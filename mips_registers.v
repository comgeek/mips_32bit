==> flow/design.v <==
module mips_registers (read_data_1, read_data_2, write_data_1, write_data_2, read_reg_1, read_reg_2, write_reg_1, write_reg_2, signal_reg_write_1, signal_reg_write_2, clk);
	input signal_reg_write_1, signal_reg_write_2, clk;
	input [4:0] read_reg_1, read_reg_2, write_reg_1, write_reg_2;
	input [31:0] write_data_1, write_data_2;
	output [31:0] read_data_1, read_data_2;
	reg [31:0] registers [31:0];
	assign read_data_1 = registers[read_reg_1];
	assign read_data_2 = registers[read_reg_2];
	always @(posedge clk) begin
		if(signal_reg_write_1 == 1'b1 && write_reg_1 != 5'b00000) begin
			registers[write_reg_1] = write_data_1;
		end
		if(signal_reg_write_2 == 1'b1 && write_reg_2 != 5'b00000) begin
			registers[write_reg_2] = write_data_2;
		end
	end
endmodule
# ---- Tool chain data of mips_registers
# Tool output for the design above, in the order of the flow.
# Lines are those of the file above, counted from 1.
# Cell names lack the library's common part.
# The mark n/a stands for no value.
dict set report setup {
  top_module {mips_registers}
  clock {clk}
  cell_library {sky130hd}
  pvt_corner {tt_025C_1v80}
}

# ---- Word-level counts
# Yosys after proc, flatten, opt, wreduce and memory -nomap, before mapping. Enables and synchronous resets that opt folds into registers are not counted as muxes. Memory bits, and registers merged into a memory's read port (data or address), are not among the register bits. Print and check cells are not counted. Equal cells are merged and count once.
# Memory sizes are those after Yosys's memory passes, which may raise the word count (mostly to a power of two), join words into wider ones and drop unused or constant bits.
dict set report bits {
  register_bits 0
  ram_bits 1024
  n_memories 1
  input_bits 87
  output_inout_bits 64
  word_cells 11
}
# name size word_bits read_ports write_ports line
set mem_list {}
lappend mem_list {registers 32 32 2 2 6} ;# reg [31:0] registers [31:0];
dict set report classes {
  n_mux 6
  n_reduce_logical 4
}
# cell n
set op_table {}
lappend op_table {{32-bit two-way mux} 2}
lappend op_table {{5-bit nonzero test} 2}
lappend op_table {{5-bit two-way mux} 2}
lappend op_table {{1-bit logical AND} 2}
lappend op_table {{1-bit two-way mux} 2}

# ---- Longest topological paths
# Depth = most cells in a row (Yosys ltp): at word level without a register or memory, in the mapped netlist without a sequential cell, where the memories' decode and read muxes count.
dict set report depth {
  ltp_word 3
  abc_area 0
  mapped_depth 8
  depth_no_buf 5
}

# ---- After synthesis
# Yosys stat after the flow's synthesis: flattened, memories mapped to cells. It holds for the ABC_AREA given above (unset counts as 0); a run with the other value may have another netlist.
dict set report mapped {
  cell_count 4753
  yosys_area_um2 61328.8
  seqArea_um2 30749.5
  flip_flops 1024
  n_buf 578
}
# cell n area_total_um2
set types {}
lappend types {edfxtp_1 1024 3.07E+04}
lappend types {mux2i_1 1024 1.02E+04}
lappend types {mux2_2 734 8.27E+03}
lappend types {mux2_1 258 2.91E+03}
lappend types {a22oi_1 192 1.44E+03}
lappend types {clkbuf_1 329 1.23E+03}
lappend types {a22o_1 128 1.12E+03}
lappend types {nand3_1 195 975.936}
lappend types {a21oi_1 192 960.922}
lappend types {buf_2 190 950.912}
lappend types {nand2_1 212 795.763}
lappend types {a31oi_1 64 400.384}
lappend types {nor3_1 65 325.312}
lappend types {buf_4 36 270.259}
lappend types {o22ai_1 16 100.096}
lappend types {buf_1 23 86.333}
lappend types {o21ai_0 14 70.067}
lappend types {nand3b_4 3 60.058}
# Not listed: further types 21, cells in them 54.

# ---- Timing after synthesis
# Source: OpenSTA report_checks on the synthesized netlist (no wires, ideal clock, input and output delay 20% of the period each), path of least setup slack; recovery checks are left aside. Register names are those of the netlist, which keeps one name where synthesis merged equal registers.
dict set report synth_path {
  path_type {input -> register}
  startpoint {input write_reg_1[4]}
  endpoint {memory registers[4][0]}
  tclk_ns 4.7
  input_delay_ns 0.940
  setup_time_ns 0.511
  t_first_pin_ns 0.940
  arrival_ns 4.422
  required_time_ns 4.189
  setup_slack_ns -0.233
  path_delay_ns 3.993
  driving_pins 3
  path_buffers 0
  period_less_setup_slack_ns 4.933
}
# "path_delay_ns" is the arrival time less input delay plus setup time.
# "driving_pins": output pins that drive a net of the path, with the launching flip-flop's if there is one; two outputs of one cell count as two.
# "period_less_setup_slack_ns" = period - worst setup slack (recovery checks aside). The figure is calculated, with input and output delays left at 20% of the set period.
# Between the ends stands the longest chain of elaborated cells between them, by number of cells; it is not shown to be the way that was timed. Of several equally long chains one is given.
# Each line given opens the expression or statement behind the cell; cells for indexed reads and writes are added by Yosys, which also makes memories of some case tables.
# The path ends at the enable pin of a flip-flop; only ways to that pin are counted.
dict set report synth_via {
  path_cell_list {nor2_1 -> nand2_1 -> o41ai_1}
  elab_chain_cells 3
  cells_between 4
  lines_between 1
  classes_between {mux (2); reduce/logical (2)}
}
# item line
set synth_rtl {}
lappend synth_rtl {{from (decl)} 3} ;# input [4:0] read_reg_1, read_reg_2, write_reg_1, write_reg_2;
lappend synth_rtl {{5-bit nonzero test} 10} ;# if(signal_reg_write_1 == 1'b1 && write_reg_1 != 5'b00000) begin
lappend synth_rtl {{1-bit logical AND} 10}
lappend synth_rtl {{5-bit two-way mux} 10}
lappend synth_rtl {{to (decl)} 6} ;# reg [31:0] registers [31:0];

# ---- Timing after layout
# Path of least setup slack in the final report of run 1 (OpenROAD, finished layout, wires in). Where an end is a register, its clock arrival counts in the times.
dict set report layout_path {
  path_type {input -> output}
  startpoint {input read_reg_1[2]}
  endpoint {output read_data_1[9]}
  tclk_ns 5.1
  input_delay_ns 1.02
  output_delay_ns 1.02
  t_first_pin_ns 1.02
  arrival_ns 3.81
  required_time_ns 4.08
  setup_slack_ns 0.27
  driving_pins 9
  path_buffers 4
}
# Between the ends stands the longest chain of elaborated cells between them, by number of cells; it is not shown to be the way that was timed. Of several equally long chains one is given.
# A memory read counts as a cell of the chain, while the word-level depth stops at memories.
dict set report layout_via {
  path_cell_list {clkdlybuf4s50_1 -> nor2b_4 -> buf_12 -> buf_4 -> a22o_1 -> nor3_1 -> a31oi_1 -> nand3_1 -> clkdlybuf4s50_1}
  elab_chain_cells 1
  cells_between 1
  lines_between 1
  classes_between {memory (1)}
}
# item line
set layout_rtl {}
lappend layout_rtl {{from (decl)} 3} ;# input [4:0] read_reg_1, read_reg_2, write_reg_1, write_reg_2;
lappend layout_rtl {{memory read 32 x 32 bit} 6} ;# reg [31:0] registers [31:0];
lappend layout_rtl {{to (decl)} 5} ;# output [31:0] read_data_1, read_data_2;

; Stored flow runs of mips_registers (2 of them; Yosys, OpenROAD, sky130hd). They differ in their settings and are not a sequence. Constraints: input delay and output delay 20% of the set period each, output load 0.01 pF.
; "achieved_clock_period_ns": clock period set for the run, less the worst setup slack. It is reckoned from that one timing run; input and output delays stay at 20% of the period that was set.
; "timing.worst_path_ns" = time allowed to the worst setup path (clock period - input delay - output delay, where it has them) - its slack; a late launch clock adds to it, a late capture clock takes from it.
; "final_power_w": no workload was simulated; the value follows from the tool's default switching activity.

[run 1: settings]
period_ns = 5.1
CORE_UTILIZATION = 54
SETUP_SLACK_MARGIN = -0.42
PLACE_DENSITY_LB_ADDON = 0.18
CELL_PAD_IN_SITES_GLOBAL_PLACEMENT = 2
GPL_ROUTABILITY_DRIVEN = 0
MIN_ROUTING_LAYER = met1
MAX_ROUTING_LAYER = met5
CAP_MARGIN = 20
CORE_MARGIN = 2
SLEW_MARGIN = 20
[run 1: results]
hold_ws_ns = 0.812
die_um2 = 116284.0
achieved_clock_period_ns = 4.834
finish.utilization_pct = 61.4
timing.worst_path_ns = 2.79
worst_setup_path_type = input -> output
synthArea_um2 = 61328.8
final_power_w = 0.020607
setupTns_ns = 0.000
worst_setup_slack_ns = 0.266
final_cell_area_um2 = 69072.5

[run 2: settings]
period_ns = 5.04
CORE_UTILIZATION = 72
CAP_MARGIN = 20
CORE_MARGIN = 2
SLEW_MARGIN = 20
[run 2: results]
hold_ws_ns = 0.870
die_um2 = 87530.2
achieved_clock_period_ns = 4.898
finish.utilization_pct = 80.7
timing.worst_path_ns = 2.88
worst_setup_path_type = input -> output
synthArea_um2 = 61328.8
final_power_w = 0.020382
setupTns_ns = 0.000
worst_setup_slack_ns = 0.142
final_cell_area_um2 = 68389.3
